==> flow/design.v <==
module ParityGeneratorCircuit_3bit_dft (CLK, EVEN, ODD, PAUSE, RESET, Q, LED_7SEG,scan_in,scan_enable,scan_out);
    input CLK, EVEN, ODD, PAUSE, RESET;
    input scan_in,scan_enable;
    output reg [2:0] Q 	= 3'b000;
    output reg [6:0] LED_7SEG = 7'b1111111;
	 output scan_out;
	 reg [3:0] scan_data;
    always @(posedge CLK) begin
		if (scan_enable) begin
         scan_data <= {scan_data[2:0], scan_in};
         Q <= scan_data[2:0];  
		end
		 else begin
			 if(RESET)                     
				Q <= 3'b000; 
			 else if(PAUSE)                 
					Q <= Q;
			 else if((~ODD & ~EVEN)||(ODD & EVEN))  
					Q <= Q + 1'b1;
			 else if(Q == 3'b111)     
					Q <= 3'b000;
			 else if(Q == 3'b110)     
					Q <= 3'b000;
			 else if (ODD) begin     
					if(Q[0] == 1'b0)     
						 Q <= Q + 1'b1;
					else 
						 Q <= Q + 3'b010;
				end
			 else if (EVEN) begin     
					if(Q[0] == 1'b1)     
						 Q <= Q + 1'b1;
					else 
						 Q <= Q + 3'b010;
				end
		 end
    end
	assign scan_out = scan_data[3];
    always @(*)
    case(Q[2:0])
        3'b000:  LED_7SEG = 7'b1111110;  
        3'b001:  LED_7SEG = 7'b0110000;  
        3'b010:  LED_7SEG = 7'b1101101;  
        3'b011:  LED_7SEG = 7'b1111001;  
        3'b100:  LED_7SEG = 7'b0110011;  
        3'b101:  LED_7SEG = 7'b1011011;  
        3'b110:  LED_7SEG = 7'b1011111;  
        3'b111:  LED_7SEG = 7'b1110000;  
        default: LED_7SEG = 7'b1111111;  
    endcase
endmodule
Tool chain data of ParityGeneratorCircuit_3bit_dft. The steps from the RTL of ParityGeneratorCircuit_3bit_dft to its reports follow in flow order. Line numbers count from 1 in the design file above. Cell names lack the library's common part. A cell with -- has no value.

Design top: ParityGeneratorCircuit_3bit_dft. Clock: CLK. Library: sky130hd. Corner: tt_025C_1v80.

Word-level counts. Yosys after proc, flatten, opt, wreduce and memory -nomap, before mapping. Memory bits, and registers merged into a memory's read port (data or address), are not among the register bits. Print and check cells are not counted. Equal cells are merged and count once. Memory sizes are those after Yosys's memory passes, which may raise the word count (mostly to a power of two), join words into wider ones and drop unused or constant bits.

Bits in registers: 7. The figure for memory bits (read-only) is 56. The figure for memories kept is 1. The figure for input port bits is 7.

The figure for $add $sub $neg is 2. The entry for equal/unequal tests reads 3. Under multiplexer cells stands 10. Bitwise logic cells: 4. Reductions and logical operators: 3.

Memories: (no name shown) (words 8, width 7, rd ports 1, write ports 0, line 40) `case(Q[2:0])`.

Operator list (number): two-way mux 3 bit (10); nonzero test 7 bit (1); == test 3 bit (second input constant) (2); adder 3 x 1 -> 3 bit (second input constant) (1); != test 3 x 1 -> 1 bit (second input constant) (1); adder 3 x 2 -> 3 bit (second input constant) (1); AND 1 bit (2); inverter 1 bit (2); AND reduction 2 bit (1); logical OR 1 bit (1).

Depth. Longest topological path by Yosys (ltp), each cell counted once; first at word level (registers and memories cut), then after technology mapping (sequential cells cut; the memories' decode and read muxes count).

Under depth after elaboration stands 10. Under ABC_AREA stands 0. For gate-level depth with buffers the number is 5. The entry for depth with buffers taken out reads 5.

Synthesis result. Source: synth_stat.txt of the flow (Yosys; design flattened, memories mapped). It holds for the ABC_AREA given above (unset counts as 0); a run with the other value may have another netlist.

Cell types: edfxtp_1 (number 7, area in all 210.202 µm²); ha_1 (number 8, area in all 100.096 µm²); a21oi_1 (number 4, area in all 20.019 µm²); mux2i_1 (number 2, area in all 20.019 µm²); nor4b_1 (number 2, area in all 17.517 µm²); a21oi_4 (number 1, area in all 16.266 µm²); inv_1 (number 4, area in all 15.014 µm²); nand2_1 (number 3, area in all 11.261 µm²); nor2_1 (number 3, area in all 11.261 µm²); nand3_2 (number 1, area in all 10.01 µm²); o211a_1 (number 1, area in all 10.01 µm²); o21ai_0 (number 2, area in all 10.01 µm²); o21ai_1 (number 2, area in all 10.01 µm²); o21ai_2 (number 1, area in all 8.758 µm²); o41ai_1 (number 1, area in all 8.758 µm²); xnor2_1 (number 1, area in all 8.758 µm²); xor2_1 (number 1, area in all 8.758 µm²); a21boi_1 (number 1, area in all 7.507 µm²).

Not listed: further types 6, cells in them 6.

Under mapped cells stands 51. The entry for chip area (Yosys) reads 540.5 µm². Under sequential part of the area stands 210.2 µm². Under flip-flops stands 7.

Timing after synthesis. Source: OpenSTA report_checks on the synthesized netlist (no wires, ideal clock, input and output delay 20% of the period each), path of least setup slack; recovery checks are left aside. Register names are those of the netlist, which keeps one name where synthesis merged equal registers.

Kind: register -> output. From: register Q[0]. To: output LED_7SEG[3]. The figure for period is 2.01 ns. For external output delay the number is 0.402 ns. The figure for time at the first pin is 0.000 ns. Arrival time: 1.214 ns. Under data required time stands 1.608 ns. The entry for setup slack reads 0.394 ns. For delay of the path the number is 1.214 ns. Under driving pins on the path stands 5. The figure for path buffers is 0. Under synthesis period reached stands 1.616 ns.

"delay of the path" is the arrival time less input delay plus setup time. A path that ends at an output port has no setup time. "driving pins on the path" counts driving pins, that of a launching flip-flop among them; a cell with two outputs on the path counts twice. "synthesis period reached" is the clock period less the worst setup slack; recovery checks do not enter. This is arithmetic on one report: input and output delays are still those of the set period (20% each). The rows between start and end are the longest chain of elaborated cells between them; the timing report does not say that the signal goes this way. Where chains are equally long, one stands for them. A line is the first line of the expression or statement that the cell stems from. Yosys adds cells for indexed reads and writes and turns some case tables into memories. The chain passes a memory read, where the word-level depth is cut; so it can be longer than that depth. A register here has more assigning lines than the two given.

Cell sequence: edfxtp_1 -> inv_1 -> ha_1 -> nand2_1 -> o21ai_0. For cells in the longest elaborated chain the number is 1.

Ends and longest elaborated chain, post-synthesis: from (decl) (line 4) `output reg [2:0] Q = 3'b000;`; from (assign) (line 11) `Q <= scan_data[2:0];`; from (assign) (line 19) `Q <= Q + 1'b1;`; memory (8 x 7 bit) (line 40) `case(Q[2:0])`; to (decl) (line 5) `output reg [6:0] LED_7SEG = 7'b1111111;`.

Nets of the timed path that keep an RTL name, with a line that drives or declares them; the list need not be complete.

Nets with RTL names, path post-synthesis (line): LED_7SEG[5] (40).

Worst path after layout. From the final timing report of job 2: the path of least setup slack in the routed layout; clock arrival at registers is part of the times.

Kind: register -> output. From: register Q[0]. To: output LED_7SEG[0]. The figure for period is 2.92 ns. For external output delay the number is 0.58 ns. The figure for time at the first pin is 0.24 ns. Arrival time: 1.74 ns. Under data required time stands 2.34 ns. The entry for setup slack reads 0.59 ns. Under driving pins on the path stands 5. The figure for path buffers is 2.

The rows between start and end are the longest chain of elaborated cells between them; the timing report does not say that the signal goes this way. Where chains are equally long, one stands for them. The chain passes a memory read, where the word-level depth is cut; so it can be longer than that depth. A register here has more assigning lines than the two given.

Cell sequence: edfxtp_1 -> buf_4 -> ha_1 -> a21oi_1 -> clkdlybuf4s50_1. For cells in the longest elaborated chain the number is 1.

Ends and longest elaborated chain, post-layout: from (decl) (line 4) `output reg [2:0] Q = 3'b000;`; from (assign) (line 11) `Q <= scan_data[2:0];`; from (assign) (line 19) `Q <= Q + 1'b1;`; memory (8 x 7 bit) (line 40) `case(Q[2:0])`; to (decl) (line 5) `output reg [6:0] LED_7SEG = 7'b1111111;`.

Below are 2 stored runs of the flow (Yosys, OpenROAD; platform sky130hd) on ParityGeneratorCircuit_3bit_dft, each with its settings and what was measured, unordered. Constraints: input delay and output delay 20% of the set period each, output load 0.01 pF. "period achieved": clock period set for the run, less the worst setup slack. It is reckoned from that one timing run; input and output delays stay at 20% of the period that was set. "worst path time" is the time allowed to the run's worst setup path (the clock period less input and output delay, where it has them) less its slack. Clock arrival times count: a late capture clock shortens it, a late launch clock lengthens it. By "overall power" is meant OpenSTA's value without simulated activity: inputs other than the clock are taken to toggle once in ten clock periods, and the tool carries that through the logic.

Files of job 1:
==> flow/run.sh <==
#!/bin/bash
# the make line also repeats the synthesis and layout settings of config.mk as NAME=value (left out here)
make -C /OpenROAD-flow-scripts/flow DESIGN_CONFIG=/design/flow/config.mk WORK_HOME=/design/flow/orfs CLKGATE_MAP_FILE= finish
==> flow/config.mk <==
export PLATFORM = sky130hd
export DESIGN_NAME = ParityGeneratorCircuit_3bit_dft
export DESIGN_NICKNAME = ParityGeneratorCircuit_3bit_dft
export VERILOG_FILES = /design/flow/design.v
export SDC_FILE = /design/flow/constraint.sdc
export NUM_CORES = 4
export LEC_CHECK = 0
export ABC_AREA = 0
export CAP_MARGIN = 30
export CELL_PAD_IN_SITES_DETAIL_PLACEMENT = 0
export CORE_ASPECT_RATIO = 0.88
export CORE_MARGIN = 2
export CORE_UTILIZATION = 72
export CTS_CLUSTER_SIZE = 88
export GPL_ROUTABILITY_DRIVEN = 1
export GPL_TIMING_DRIVEN = 1
export MAX_ROUTING_LAYER = met5
export PLACE_DENSITY_LB_ADDON = 0.09
export SLEW_MARGIN = 20
export TNS_END_PERCENT = 40
==> flow/constraint.sdc <==
create_clock -name core_clock -period 2.8 [get_ports {CLK}]
set_input_delay 0.5600 -clock core_clock [delete_from_list [all_inputs] [get_ports {CLK}]]
set_output_delay 0.5600 -clock core_clock [all_outputs]
set_load 0.01 [all_outputs]

Outcome of job 1: no results, floorplanning failed with PDN-0185.

Files of job 2:
==> flow/run.sh <==
#!/bin/bash
# the make line also repeats the synthesis and layout settings of config.mk as NAME=value (left out here)
make -C /OpenROAD-flow-scripts/flow DESIGN_CONFIG=/design/flow/config.mk WORK_HOME=/design/flow/orfs CLKGATE_MAP_FILE= finish
==> flow/config.mk <==
export PLATFORM = sky130hd
export DESIGN_NAME = ParityGeneratorCircuit_3bit_dft
export DESIGN_NICKNAME = ParityGeneratorCircuit_3bit_dft
export VERILOG_FILES = /design/flow/design.v
export SDC_FILE = /design/flow/constraint.sdc
export NUM_CORES = 4
export LEC_CHECK = 0
export CAP_MARGIN = 20
export CELL_PAD_IN_SITES_GLOBAL_PLACEMENT = 0
export CORE_MARGIN = 2
export CORE_UTILIZATION = 28
export GPL_ROUTABILITY_DRIVEN = 1
export GPL_TIMING_DRIVEN = 0
export PLACE_DENSITY_LB_ADDON = 0.25
export SETUP_SLACK_MARGIN = 0.54
export SLEW_MARGIN = 20
export TNS_END_PERCENT = 85
==> flow/constraint.sdc <==
create_clock -name core_clock -period 2.92 [get_ports {CLK}]
set_input_delay 0.5840 -clock core_clock [delete_from_list [all_inputs] [get_ports {CLK}]]
set_output_delay 0.5840 -clock core_clock [all_outputs]
set_load 0.01 [all_outputs]

Results of job 2. For the synthesis area the run shows 540.5 µm². The overall die area stands at 2297.8 µm². The area of the standard cells in the finished layout is 810.8 µm². The post-route utilization stands at 46.0%. The worst slack on setup checks reads 0.594 ns. For the total negative slack on setup checks the run shows 0.000 ns. For the lowest hold slack the run shows 0.446 ns. The overall power stands at 0.3899 mW. The period achieved comes to 2.326 ns. The worst path time is 1.74 ns. Type of the worst setup path: register -> output.
